==> flow/design.v <==
module Lab6_PC(input clk,
               input hazard,
               input load_new_pc,
               input [7:0] new_pc,
               output reg [7:0] PC_out);
    reg [7:0] counter = 0;
    always@(posedge clk)
    begin
    if ( hazard ) begin
        PC_out = counter - 2;
        counter = counter - 1; end
    else if ( load_new_pc) begin
        PC_out = new_pc;
        counter = new_pc + 1; end
    else begin
        PC_out = counter;
        counter = counter + 1; end
    end
endmodule
# From RTL to reports: Lab6_PC
# The steps from the RTL of Lab6_PC to its reports follow in flow order.
# Lines are those of the file above, counted from 1.
# Operators: Yosys type, input widths -> output width; for muxes data width and select width s.
# Cell names lack the library's common part.
setup:
  design: "Lab6_PC"
  clock_port: "clk"
  cell_library: "sky130hd"
  corner: "tt_025C_1v80"

# Word-level counts
# Source: Yosys, flattened and elaborated, memories not mapped. Widths are those after wreduce; folded enables and synchronous resets count as part of the registers. Registers that Yosys merges into a memory's read port (data or address) are not register bits. Print and check cells do not count. Equal cells are merged and count once.
bits:
  regBits: 16
  input_bits: 11
  output_inout_bits: 8
  word_cells: 10
classes:
  add_sub_neg: 4
  mux: 4
op_table:
  columns: ["cell", "n"]
  rows:
  - ["$mux 8", 4]
  - ["$add 8x1->8 const B", 2]
  - ["$sub 8x1->8 const B", 1]
  - ["$sub 8x2->8 const B", 1]

# Longest topological paths
# Yosys ltp: most cells in a row. Word level: on the elaborated netlist, between registers, memories and ports. Mapped: between sequential cells and ports; inverters and the memories' decode and read muxes count.
logic_depth:
  depth_word: 3
  abc_area: 0
  depth_mapped: 9
  mapped_depth_nobuf: 7

# After synthesis
# Source: synth_stat.txt of the flow (Yosys; design flattened, memories mapped). It holds for the ABC_AREA given above (unset counts as 0); a run with the other value may have another netlist.
mapped:
  mapped_cells: 126
  area_um2: 1071.0
  seq_area_um2: 320.3
  flip_flops: 16
  buffers: 8
by_type:
  columns: ["cell_type", "n"]
  rows:
  - ["dfxtp_1", 16]
  - ["ha_1", 4]
  - ["mux2i_1", 5]
  - ["xor2_1", 5]
  - ["nor2_1", 11]
  - ["nand2_1", 10]
  - ["a21oi_1", 7]
  - ["o21ai_0", 7]
  - ["xnor2_1", 4]
  - ["mux2_2", 3]
  - ["nand3_1", 6]
  - ["a22oi_4", 1]
  - ["buf_2", 4]
  - ["inv_1", 5]
  - ["a32oi_1", 2]
  - ["o221ai_1", 2]
  - ["a21boi_0", 2]
  - ["and3_2", 2]
# Not listed: further types 26, cells in them 30.

# Path before layout
# Path of least setup slack by OpenSTA after synthesis, without wires, with an ideal clock, recovery checks aside; 20% of the period is set as input and as output delay. Where synthesis merged equal registers, the netlist keeps one of their names.
synth_timing:
  path_type: "input port to flip-flop"
  start: "input load_new_pc"
  end: "register counter[4]"
  clock_period_ns: 2.01
  input_delay_ns: 0.402
  setup_time_ns: 0.134
  launch_ns: 0.402
  arrival_ns: 1.655
  setup_slack_ns: 0.221
  path_delay_ns: 1.387
  stages: 8
  path_buffers: 2
  synth_period_reached_ns: 1.789
# "path_delay_ns" is the arrival time less input delay plus setup time.
# "stages" counts driving pins, that of a launching flip-flop among them; a cell with two outputs on the path counts twice.
# "synth_period_reached_ns" = period - worst setup slack (recovery checks aside). The figure is calculated, with input and output delays left at 20% of the set period.
# Between the ends stands the longest chain of elaborated cells between them, by number of cells; it is not shown to be the way that was timed. Of several equally long chains one is given.
# Each line given opens the expression or statement behind the cell; cells for indexed reads and writes are added by Yosys, which also makes memories of some case tables.
# At most two assigning lines are given for a register; there are more.
synth_via:
  cell_sequence: "buf_4 -> buf_2 -> o21ai_0 -> ha_1 -> and3_2 -> nor3_1 -> o21ai_0 -> o221ai_1"
  elab_chain_len: 2
synth_lines:
  columns: ["element", "line", "rtl"]
  rows:
  - ["from (decl)", 3, "input load_new_pc,"]
  - ["$mux 8", 12, "else if ( load_new_pc) begin"]
  - ["$mux 8", 9, "if ( hazard ) begin"]
  - ["to (assign)", 11, "counter = counter - 1; end"]
  - ["to (assign)", 14, "counter = new_pc + 1; end"]
  - ["to (decl)", 6, "reg [7:0] counter = 0;"]

# Path in the finished layout
# Path of least setup slack in the final report of entry A (OpenROAD, finished layout, wires in). Where an end is a register, its clock arrival counts in the times.
layout_timing:
  path_type: "input port to flip-flop"
  start: "input load_new_pc"
  end: "register counter[4]"
  clock_period_ns: 2.46
  input_delay_ns: 0.49
  setup_time_ns: 0.11
  launch_ns: 0.49
  arrival_ns: 2.24
  setup_slack_ns: 0.41
  stages: 10
  path_buffers: 3
# Between the ends stands the longest chain of elaborated cells between them, by number of cells; it is not shown to be the way that was timed. Of several equally long chains one is given.
# At most two assigning lines are given for a register; there are more.
layout_via:
  cell_sequence: "clkdlybuf4s50_1 -> buf_4 -> buf_6 -> nand2_1 -> o21ai_1 -> ha_2 -> and3_2 -> nor3_1 -> o21ai_1 -> o221ai_1"
  elab_chain_len: 2
layout_lines:
  columns: ["element", "line", "rtl"]
  rows:
  - ["from (decl)", 3, "input load_new_pc,"]
  - ["$mux 8", 12, "else if ( load_new_pc) begin"]
  - ["$mux 8", 9, "if ( hazard ) begin"]
  - ["to (assign)", 11, "counter = counter - 1; end"]
  - ["to (assign)", 14, "counter = new_pc + 1; end"]
  - ["to (decl)", 6, "reg [7:0] counter = 0;"]

Lab notebook: Lab6_PC

Below are 2 stored runs of the flow (Yosys, OpenROAD; platform sky130hd) on Lab6_PC, each with its settings and what was measured, unordered. Constraints: input delay and output delay 20% of the set period each, output load 0.01 pF.
"period_reached_ns" is the run's clock period less its worst setup slack. It is reckoned from that one timing run; input and output delays stay at 20% of the period that was set.
"worst_path_time_ns" = time allowed to the worst setup path (clock period - input delay - output delay, where it has them) - its slack; a late launch clock adds to it, a late capture clock takes from it.
By "totalPower_mw" is meant OpenSTA's value without simulated activity: inputs other than the clock are taken to toggle once in ten clock periods, and the tool carries that through the logic.

--- entry A ---
==> flow/run.sh <==
#!/bin/bash
# the make line also repeats the synthesis and layout settings of config.mk as NAME=value (left out here)
make -C /OpenROAD-flow-scripts/flow DESIGN_CONFIG=/design/flow/config.mk WORK_HOME=/design/flow/orfs CLKGATE_MAP_FILE= finish
==> flow/config.mk <==
export PLATFORM = sky130hd
export DESIGN_NAME = Lab6_PC
export DESIGN_NICKNAME = Lab6_PC
export VERILOG_FILES = /design/flow/design.v
export SDC_FILE = /design/flow/constraint.sdc
export NUM_CORES = 4
export LEC_CHECK = 0
export CAP_MARGIN = 20
export CELL_PAD_IN_SITES_DETAIL_PLACEMENT = 0
export CORE_MARGIN = 2
export CORE_UTILIZATION = 38
export GPL_TIMING_DRIVEN = 0
export MIN_ROUTING_LAYER = met1
export PLACE_DENSITY = 0.4
export SETUP_SLACK_MARGIN = 0.23
export SLEW_MARGIN = 20
==> flow/constraint.sdc <==
create_clock -name core_clock -period 2.46 [get_ports {clk}]
set_input_delay 0.4920 -clock core_clock [delete_from_list [all_inputs] [get_ports {clk}]]
set_output_delay 0.4920 -clock core_clock [all_outputs]
set_load 0.01 [all_outputs]

==> results, as YAML <==
results:
  setup_tns_ns: 0.000
  hold_worst_slack_ns: 0.523
  fin_util_pct: 49.5
  worst_path_time_ns: 1.56
  worst_setup_path_type: "input port to flip-flop"
  period_reached_ns: 2.049
  post_route_stdcell_area_um2: 1342.5
  totalPower_mw: 1.249
  dieArea_um2: 3259.3
  ws_setup_ns: 0.411
  synth_chip_area_um2: 1071.0

--- entry B ---
==> flow/run.sh <==
#!/bin/bash
# the make line also repeats the synthesis and layout settings of config.mk as NAME=value (left out here)
make -C /OpenROAD-flow-scripts/flow DESIGN_CONFIG=/design/flow/config.mk WORK_HOME=/design/flow/orfs CLKGATE_MAP_FILE= finish
==> flow/config.mk <==
export PLATFORM = sky130hd
export DESIGN_NAME = Lab6_PC
export DESIGN_NICKNAME = Lab6_PC
export VERILOG_FILES = /design/flow/design.v
export SDC_FILE = /design/flow/constraint.sdc
export NUM_CORES = 4
export LEC_CHECK = 0
export ABC_AREA = 1
export CAP_MARGIN = 20
export CORE_ASPECT_RATIO = 1.89
export CORE_MARGIN = 2
export CORE_UTILIZATION = 17
export CTS_CLUSTER_SIZE = 46
export GPL_ROUTABILITY_DRIVEN = 1
export GPL_TIMING_DRIVEN = 0
export HOLD_SLACK_MARGIN = 0.14
export MIN_ROUTING_LAYER = met1
export PLACE_DENSITY_LB_ADDON = 0.15
export SLEW_MARGIN = 20
==> flow/constraint.sdc <==
create_clock -name core_clock -period 2.04 [get_ports {clk}]
set_input_delay 0.4080 -clock core_clock [delete_from_list [all_inputs] [get_ports {clk}]]
set_output_delay 0.4080 -clock core_clock [all_outputs]
set_load 0.01 [all_outputs]

==> results, as YAML <==
results:
  setup_tns_ns: 0.000
  hold_worst_slack_ns: 0.539
  fin_util_pct: 23.3
  worst_path_time_ns: 1.21
  worst_setup_path_type: "input port to flip-flop"
  period_reached_ns: 1.622
  post_route_stdcell_area_um2: 1407.6
  totalPower_mw: 1.423
  dieArea_um2: 6913.6
  ws_setup_ns: 0.418
  synth_chip_area_um2: 1059.8
